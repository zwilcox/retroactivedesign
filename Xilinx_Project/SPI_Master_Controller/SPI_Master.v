==> flow/design.v <==
`timescale 1ns / 1ps
module SPI_Master(
input clk,
input [31:0]ToSPI,
input enable,
input reset,
output reg MOSI,
output sClk,
output reg SPI_CS
    );
reg [1:0] NS = 0;
reg [1:0] PS = 0;
reg [31:0]sendOut = 0;
parameter idle  = 0;
parameter latchData = 1;
parameter send =  2;
reg [5:0] count = 0;
assign sClk = clk;
always@(posedge clk)
begin
	if(reset)
		PS <= idle;
	else 
		PS <= NS;
end
always@(*)
begin
		NS <= idle;
		case(PS)
			idle			:	NS <= (enable) 			? latchData	:	idle;
			latchData	:	NS <=	send;
			send			:	NS <= (count == 31) 		? idle		:	send;
			default		:	NS <= idle;
		endcase
end	
always@(posedge clk)
begin
	if(PS == latchData)
	begin	
		sendOut <= ToSPI;
		SPI_CS <= 1;
		count <= count + 1;
	end
	else if(PS == send)
	begin
		sendOut <= sendOut << 1;
		count <= count + 1;
		SPI_CS <= 0;
		MOSI 	<= sendOut[31];
	end
	else
	begin
		count <= 0;
		SPI_CS <= 1;
		MOSI <= 0;
	end
end
endmodule
## From RTL to reports: SPI_Master

What the tools print for SPI_Master, step after step.
Line numbers count from 1 in the design file above.
Library cell names are shortened.
The mark -- stands for no value.

- Top: SPI_Master
- Clock port: clk
- Standard-cell library: sky130hd
- Timing corner: tt_025C_1v80

## Word-level counts

Counts by Yosys on the flattened word-level netlist (proc, flatten, opt, wreduce; memories kept). Register bits leave out memories and registers merged into their read ports (data or address). Print and check cells are left out. Cells with the same type and inputs are merged into one.

- $add $sub $neg: 1
- Equality and inequality tests: 3
- Muxes and demuxes: 8
- Reductions and logical operators: 2

Operators with widths:

| kind | number |
|---|---|
| two-way mux 32 bit | 2 |
| two-way mux 6 bit | 2 |
| adder 6 x 1 -> 6 bit (second input constant) | 1 |
| == test 6 x 5 -> 1 bit (second input constant) | 1 |
| case mux 2 bit (select 3 bit) | 1 |
| == test 2 x 1 -> 1 bit (second input constant) | 1 |
| == test 2 bit (second input constant) | 1 |
| logical NOT 2 bit | 1 |
| nonzero test 2 bit | 1 |
| two-way mux 2 bit | 1 |
| two-way mux 1 bit | 2 |

- Bits in registers: 42
- Bits of input ports: 35
- Output and inout port bits: 3
- Word-level cells: 19

## Depth

Depth = most cells in a row (Yosys ltp): at word level without a register or memory, in the mapped netlist without a sequential cell, where the memories' decode and read muxes count.

- Word-level depth: 3
- ABC_AREA: 1
- Mapped depth: 7

## After synthesis

Source: synth_stat.txt of the flow (Yosys; design flattened, memories mapped). It holds for the ABC_AREA given above (unset counts as 0); a run with the other value may have another netlist.

Cells by type:

| type | number | area in all (um^2) |
|---|---|---|
| edfxtp_1 | 33 | 990.95 |
| nand2_1 | 101 | 379.114 |
| dfxtp_1 | 9 | 180.173 |
| ha_1 | 5 | 62.56 |
| buf_6 | 4 | 45.043 |
| inv_1 | 9 | 33.782 |
| buf_4 | 4 | 30.029 |
| nor2_1 | 6 | 22.522 |
| o21bai_1 | 2 | 15.014 |
| nand2_4 | 1 | 11.261 |
| a21oi_1 | 2 | 10.01 |
| nand3_2 | 1 | 10.01 |
| inv_6 | 1 | 8.758 |
| xnor2_1 | 1 | 8.758 |
| xor2_1 | 1 | 8.758 |
| nor2_2 | 1 | 6.256 |
| nand3_1 | 1 | 5.005 |
| nor3_1 | 1 | 5.005 |
| o21ai_1 | 1 | 5.005 |

- Standard cells after synthesis: 184
- Mapped area: 1,838.0 um^2
- Sequential area: 1,171.1 um^2
- Flip-flops: 42

Add stored flow runs of SPI_Master

Settings and measured results of 2 stored flow runs for module SPI_Master (sky130hd), not sorted in any way. The constraints put input and output delay at 20% of the set period each and load the outputs with 0.01 pF.
"clock period achieved" is the run's clock period less its worst setup slack. It is reckoned from that one timing run; input and output delays stay at 20% of the period that was set.
"critical path time" means the part of the period allowed to the worst setup path (the constraints hold back 20% at inputs and 20% at outputs) less its slack; where the path has registers, the arrival times of their clocks count too.
A setting shown as n/a is not set for that run.

| name | run A | run B |
|---|---|---|
| period_ns | 1.17 | 1.27 |
| CORE_UTILIZATION | 32 | 40 |
| SETUP_SLACK_MARGIN | 0.18 | n/a |
| PLACE_DENSITY_LB_ADDON | 0.07 | n/a |
| CELL_PAD_IN_SITES_DETAIL_PLACEMENT | 1 | n/a |
| ABC_AREA | 1 | n/a |
| GPL_TIMING_DRIVEN | 1 | n/a |
| CTS_CLUSTER_DIAMETER | 217 | n/a |
| CAP_MARGIN | 20 | 20 |
| CORE_MARGIN | 2 | 2 |
| SLEW_MARGIN | 20 | 20 |
| die size (um^2) | 6,365.6 | 4,944.2 |
| clock period achieved (ns) | 1.200 | 1.325 |
| chip area after synthesis (Yosys) (um^2) | 1,838.0 | 1,759.2 |
| critical path time (ns) | 1.20 | 1.33 |
| class of the worst setup path | register to register | register to register |
| lowest setup slack (ns) | -0.030 | -0.055 |
| utilization (%) | 47.9 | 61.5 |
| smallest hold slack (ns) | 0.440 | 0.426 |
| standard-cell area after layout (um^2) | 2,651.3 | 2,640.0 |
